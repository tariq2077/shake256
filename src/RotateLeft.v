==> flow/design.v <==
module RotateLeft(
    input wire [63:0] bits,
    input wire [5:0] shift,           
    input wire clk,
    input wire reset,
    output reg [63:0] rotateLeft
);
    always @(posedge clk or posedge reset) begin
        if(reset) begin
            rotateLeft <= 0;
        end else begin
            rotateLeft <= (bits << shift) | (bits >> (64 - shift));
        end
    end
endmodule
# Reports on RotateLeft
# The steps from the RTL of RotateLeft to its reports follow in flow order.
# Lines are those of the file above, counted from 1.
# Library cell names are shortened.
inputs:
  design: "RotateLeft"
  clock: "clk"
  cell_library: "sky130hd"
  pvt_corner: "tt_025C_1v80"

# Word level
# Yosys after proc, flatten, opt, wreduce and memory -nomap, before mapping. Enables and synchronous resets that opt folds into registers are not counted as muxes. Memory bits, and registers merged into a memory's read port (data or address), are not among the register bits. Print and check cells are not counted. Equal cells are merged and count once.
word_totals:
  output_inout_bits: 64
  inputBits: 72
  register_bits: 64
  elab_cells: 5
classes:
  n_logic: 1
  n_addsub: 1
  shifts: 2
ops:
  columns: ["op", "n"]
  rows:
  - ["right shift 64 x 32 -> 64 bit", 1]
  - ["left shift 64 x 6 -> 64 bit", 1]
  - ["bitwise OR 64 bit", 1]
  - ["subtractor 7 x 6 -> 8 bit (first input constant)", 1]

# Longest topological paths
# Yosys ltp: most cells in a row. Word level: on the elaborated netlist, between registers, memories and ports. Mapped: between sequential cells and ports; inverters and the memories' decode and read muxes count.
logic_depth:
  word_depth: 3
  abc_area: 1
  depth_mapped: 15
  depth_no_buf: 11

# Synthesis result
# The flow's flattened synthesis, as Yosys stat reports it; memories are mapped. The netlist is that of the ABC_AREA named above (0 if unset); the other value can give another one.
# The area totals of this step are shown rounded.
types:
  columns: ["type", "n", "type_area_um2"]
  rows:
  - ["nand3_1", 882, 4.41E+03]
  - ["nand2_1", 542, 2.03E+03]
  - ["dfrtp_1", 64, 1.6E+03]
  - ["buf_2", 56, 280.269]
  - ["clkbuf_1", 47, 176.419]
  - ["nand4_1", 26, 162.656]
  - ["buf_1", 21, 78.826]
  - ["buf_6", 7, 78.826]
  - ["nor2_1", 17, 63.811]
  - ["o21ai_0", 10, 50.048]
  - ["buf_4", 6, 45.043]
  - ["a21oi_1", 8, 40.038]
  - ["nor2_4", 3, 33.782]
  - ["inv_1", 7, 26.275]
  - ["inv_2", 5, 18.768]
  - ["nand2_2", 3, 18.768]
  - ["a21oi_4", 1, 16.266]
  - ["xor2_2", 1, 16.266]
# Other cell types: 6; their cells: 7.
mapped:
  yosys_area_um2: 9220
  ff_cells: 64
  stdcells: 1713
  n_buf: 137
  seqArea_um2: 1600

# Timing after synthesis
# Source: OpenSTA report_checks on the synthesized netlist (no wires, ideal clock, input and output delay 20% of the period each), path of least setup slack; recovery checks are left aside. Register names are those of the netlist, which keeps one name where synthesis merged equal registers.
synth_timing:
  path_type: "in2reg"
  from: "input shift[1]"
  to: "register rotateLeft[42]"
  t_first_pin_ps: 844
  path_slack_ps: 1392
  path_buffers: 5
  delay_ps: 1984
  required_time_ps: 4095
  path_stages: 15
  clock_period_ps: 4220
  arrival_ps: 2703
  input_delay_ps: 844
  setup_ps: 125
  period_less_setup_slack_ps: 2828
# "delay_ps" is the arrival time less input delay plus setup time.
# "path_stages" counts driving pins, that of a launching flip-flop among them; a cell with two outputs on the path counts twice.
# "period_less_setup_slack_ps" = period - worst setup slack (recovery checks aside). The figure is calculated, with input and output delays left at 20% of the set period.
# Between the ends stands the longest chain of elaborated cells between them, by number of cells; it is not shown to be the way that was timed. Of several equally long chains one is given.
# A line is the first line of the expression or statement that the cell stems from. Yosys adds cells for indexed reads and writes and turns some case tables into memories.
synth_between:
  cell_sequence: "buf_6 -> clkinv_1 -> clkbuf_1 -> ha_1 -> buf_2 -> inv_1 -> buf_2 -> buf_2 -> nand3_1 -> nand3_1 -> nand3_1 -> nand2_1 -> nand2_1 -> nand3_1 -> nand3_1"
  elab_chain_len: 3
  cone_cells: 4
  lines_between: 1
  cone_classes: "1 x add/sub; 2 x shift; 1 x logic"
synth_lines:
  columns: ["item", "line", "text"]
  rows:
  - ["start: declaration", 3, "input wire [5:0] shift,"]
  - ["subtractor 7 x 6 -> 8 bit", 12, "rotateLeft <= (bits << shift) | (bits >> (64 - shift));"]
  - ["right shift 64 x 32 -> 64 bit", 12, null]
  - ["bitwise OR 64 bit", 12, null]
  - ["end: assignment", 10, "rotateLeft <= 0;"]
  - ["end: assignment", 12, null]
  - ["end: declaration", 6, "output reg [63:0] rotateLeft"]

# Path in the finished layout
# From the final timing report of entry B: the path of least setup slack in the routed layout; clock arrival at registers is part of the times.
# The report prints the path's times to 10 ps; the period is as set.
layout_timing:
  path_type: "in2reg"
  from: "input shift[0]"
  to: "register rotateLeft[6]"
  clock_period_ps: 5160
  path_stages: 13
  required_time_ps: 5340
  arrival_ps: 4150
  t_first_pin_ps: 1030
  path_buffers: 3
  input_delay_ps: 1030
  path_slack_ps: 1190
  setup_ps: 150
# Between the ends stands the longest chain of elaborated cells between them, by number of cells; it is not shown to be the way that was timed. Of several equally long chains one is given.
layout_between:
  cell_sequence: "buf_2 -> inv_2 -> buf_4 -> nand2_4 -> inv_2 -> nand2_1 -> nand2_2 -> buf_4 -> nand3_1 -> o21ai_0 -> nand2_1 -> nand3_1 -> nand3_1"
  elab_chain_len: 3
  cone_cells: 4
  lines_between: 1
  cone_classes: "1 x add/sub; 2 x shift; 1 x logic"
layout_lines:
  columns: ["item", "line", "text"]
  rows:
  - ["start: declaration", 3, "input wire [5:0] shift,"]
  - ["subtractor 7 x 6 -> 8 bit", 12, "rotateLeft <= (bits << shift) | (bits >> (64 - shift));"]
  - ["right shift 64 x 32 -> 64 bit", 12, null]
  - ["bitwise OR 64 bit", 12, null]
  - ["end: assignment", 10, "rotateLeft <= 0;"]
  - ["end: assignment", 12, null]
  - ["end: declaration", 6, "output reg [63:0] rotateLeft"]

# Measured results for RotateLeft: 2 stored runs of the Yosys and OpenROAD flow on sky130hd. The settings differ; the order carries no meaning. The constraints put input and output delay at 20% of the set period each and load the outputs with 0.01 pF.
# By "period_less_ws_ps" is meant the clock period of the run minus its worst setup slack. This is arithmetic on one report: input and output delays are still those of the set period (20% each).
# "worst_setup_path_time_ps" means the part of the period allowed to the worst setup path (the constraints hold back 20% at inputs and 20% at outputs) less its slack; where the path has registers, the arrival times of their clocks count too.
# "power_total_uw" rests on the timing tool's default activity at the inputs, not on a simulated workload.
# "worst_setup_path_time_ps" is given in steps of 10 ps.
# The measured numbers are rounded.
runs:
  - name: "entry A"
    settings:
      period_ns: 3.68
      CORE_UTILIZATION: 57
      SETUP_SLACK_MARGIN: -0.35
      PLACE_DENSITY_LB_ADDON: 0.17
      CORE_ASPECT_RATIO: 0.79
      CELL_PAD_IN_SITES_DETAIL_PLACEMENT: 2
      ABC_AREA: 1
      CAP_MARGIN: 0
      SLEW_MARGIN: 30
      MIN_ROUTING_LAYER: "met1"
      MAX_ROUTING_LAYER: "met4"
      CORE_MARGIN: 2
    outcome: "not finished: placement ended with a tool error"
  - name: "entry B"
    settings:
      period_ns: 5.16
      CORE_UTILIZATION: 54
      TNS_END_PERCENT: 40
      ABC_AREA: 1
      GPL_ROUTABILITY_DRIVEN: 0
      CTS_CLUSTER_SIZE: 60
      MAX_ROUTING_LAYER: "met5"
      CAP_MARGIN: 20
      CORE_MARGIN: 2
      SLEW_MARGIN: 20
    results:
      worstSetupSlack_ps: 1190
      ys_area_um2: 9220
      final_die_area_um2: 18100
      period_less_ws_ps: 3966
      final_hold_ws_ps: 1250
      power_total_uw: 2680
      utilization_pct: 63.9
      worst_setup_path_time_ps: 2930
      path_kind: "in2reg"
      final_setup_tns_ps: 0
      final_cell_area_um2: 10600
