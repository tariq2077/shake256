==> flow/design.v <==
module Length #(parameter WIDTH = 8)(
    input clk,           
    input rst_n,         
    input serial_in,     
    input enable,        
    output reg [11:0] count   
);
    always @(posedge clk or negedge rst_n) begin
        if (!rst_n)
            count <= 0;       
        else if (enable && serial_in)
            count <= count + 1;   
    end
endmodule
# Reports on Length

Tool output for the design above, in the order of the flow.
Lines are those of the file above, counted from 1.
Library cell names are shortened.
Not given: n/a

Top module: Length
Clock port: clk
Library: sky130hd
Timing corner: tt_025C_1v80

# Word-level counts

Yosys after proc, flatten, opt, wreduce and memory -nomap, before mapping. Enables and synchronous resets that opt folds into registers are not counted as muxes. Memory bits, and registers merged into a memory's read port (data or address), are not among the register bits. Print and check cells are not counted. Equal cells are merged and count once.

Bits in registers: 12
Bits of input ports: 4
Output and inout bits: 12
Elaborated cells: 3

Add/subtract/negate cells: 1
Reductions and logical operators: 1

Operators with widths:

| cell                                                     | number |
| 12-bit by 1-bit adder with 12-bit output with constant B | 1 |
| 1-bit logical AND                                        | 1 |

# Longest topological paths

Longest topological path by Yosys (ltp), each cell counted once; first at word level (registers and memories cut), then after technology mapping (sequential cells cut; the memories' decode and read muxes count).

Depth in word-level cells: 1
ABC_AREA: 0
Depth in mapped cells: 4
Mapped depth without buffers: 4

# Netlist

Yosys stat after the flow's synthesis: flattened, memories mapped to cells. It holds for the ABC_AREA given above (unset counts as 0); a run with the other value may have another netlist.
The area totals of this step are shown rounded.

Cells by type:

| type    | number | area in all (um2) |
| dfrtp_1 | 12     | 300.288 |
| xor2_1  | 6      | 52.55 |
| xnor2_1 | 5      | 43.792 |
| nand4_4 | 1      | 21.27 |
| nor4_4  | 1      | 21.27 |
| nor3_1  | 4      | 20.019 |
| nand4_1 | 3      | 18.768 |
| nand2_1 | 4      | 15.014 |
| nand3_1 | 3      | 15.014 |
| ha_1    | 1      | 12.512 |
| nor4_2  | 1      | 12.512 |
| mux2_2  | 1      | 11.261 |
| and4_1  | 1      | 8.758 |
| inv_1   | 1      | 3.754 |
| nor2_1  | 1      | 3.754 |

Cells in the netlist: 45
Cell area after synthesis: 561 um2
Mapped flip-flops: 12
Buffers: 0

# Worst setup path after synthesis

Path of least setup slack by OpenSTA after synthesis, without wires, with an ideal clock, recovery checks aside; 20% of the period is set as input and as output delay. Where synthesis merged equal registers, the netlist keeps one of their names.

Kind: flip-flop to flip-flop
Start: register count[0]
End: register count[6]
Clock period: 1.6 ns
Arrival: 1.054 ns
Slack: 0.418 ns
Delay of the path: 1.182 ns
Stages: 5
Buffers on the path: 0
Period reached after synthesis: 1.182 ns

"delay of the path" = arrival - input delay + setup time.
"stages": output pins that drive a net of the path, with the launching flip-flop's if there is one; two outputs of one cell count as two.
"period reached after synthesis" is the clock period less the worst setup slack; recovery checks do not enter. This is arithmetic on one report: input and output delays are still those of the set period (20% each).
The rows between start and end are the longest chain of elaborated cells between them; the timing report does not say that the signal goes this way. Where chains are equally long, one stands for them.
Each line given opens the expression or statement behind the cell; cells for indexed reads and writes are added by Yosys, which also makes memories of some case tables.

Path through: dfrtp_1 > ha_1 > and4_1 > nand4_1 > xnor2_1
Length of the longest elaborated chain: 1
Elaborated cells between the ends (all ways): 1
Source lines of those cells: 1

Ends and longest elaborated chain, after synthesis:

| what                                     | line | text |
| start: declaration                       | 6    | `output reg [11:0] count` |
| start: assignment                        | 10   | `count <= 0;` |
| start: assignment                        | 12   | `count <= count + 1;` |
| 12-bit by 1-bit adder with 12-bit output | 12   |  |
| end: assignment                          | 10   |  |
| end: assignment                          | 12   |  |
| end: declaration                         | 6    |  |

Length: 2 stored runs of the Yosys and OpenROAD flow on sky130hd. The settings differ; the order carries no meaning. The constraints put input and output delay at 20% of the set period each and load the outputs with 0.01 pF.

## Flow run A

==> flow/run.sh <==
#!/bin/bash
# the make line also repeats the synthesis and layout settings of config.mk as NAME=value (left out here)
make -C /OpenROAD-flow-scripts/flow DESIGN_CONFIG=/design/flow/config.mk WORK_HOME=/design/flow/orfs CLKGATE_MAP_FILE= finish
==> flow/config.mk <==
export PLATFORM = sky130hd
export DESIGN_NAME = Length
export DESIGN_NICKNAME = Length
export VERILOG_FILES = /design/flow/design.v
export SDC_FILE = /design/flow/constraint.sdc
export NUM_CORES = 4
export LEC_CHECK = 0
export CAP_MARGIN = 20
export CELL_PAD_IN_SITES_DETAIL_PLACEMENT = 2
export CORE_ASPECT_RATIO = 0.57
export CORE_MARGIN = 2
export CORE_UTILIZATION = 36
export GPL_TIMING_DRIVEN = 0
export MAX_ROUTING_LAYER = met5
export MIN_ROUTING_LAYER = met1
export PLACE_DENSITY_LB_ADDON = 0.15
export SLEW_MARGIN = 20
==> flow/constraint.sdc <==
create_clock -name core_clock -period 0.934 [get_ports {clk}]
set_input_delay 0.1868 -clock core_clock [delete_from_list [all_inputs] [get_ports {clk}]]
set_output_delay 0.1868 -clock core_clock [all_outputs]
set_load 0.01 [all_outputs]

Flow run A: no results, floorplanning failed with PDN-0185

## Flow run B

==> flow/run.sh <==
#!/bin/bash
# the make line also repeats the synthesis and layout settings of config.mk as NAME=value (left out here)
make -C /OpenROAD-flow-scripts/flow DESIGN_CONFIG=/design/flow/config.mk WORK_HOME=/design/flow/orfs CLKGATE_MAP_FILE= finish
==> flow/config.mk <==
export PLATFORM = sky130hd
export DESIGN_NAME = Length
export DESIGN_NICKNAME = Length
export VERILOG_FILES = /design/flow/design.v
export SDC_FILE = /design/flow/constraint.sdc
export NUM_CORES = 4
export LEC_CHECK = 0
export CAP_MARGIN = 20
export CELL_PAD_IN_SITES_DETAIL_PLACEMENT = 2
export CORE_MARGIN = 3
export CORE_UTILIZATION = 49
export GPL_TIMING_DRIVEN = 1
export PLACE_DENSITY_LB_ADDON = 0.15
export SLEW_MARGIN = 20
==> flow/constraint.sdc <==
create_clock -name core_clock -period 2.13 [get_ports {clk}]
set_input_delay 0.4260 -clock core_clock [delete_from_list [all_inputs] [get_ports {clk}]]
set_output_delay 0.4260 -clock core_clock [all_outputs]
set_load 0.01 [all_outputs]

Flow run B: no results, placement failed with DPL-0033
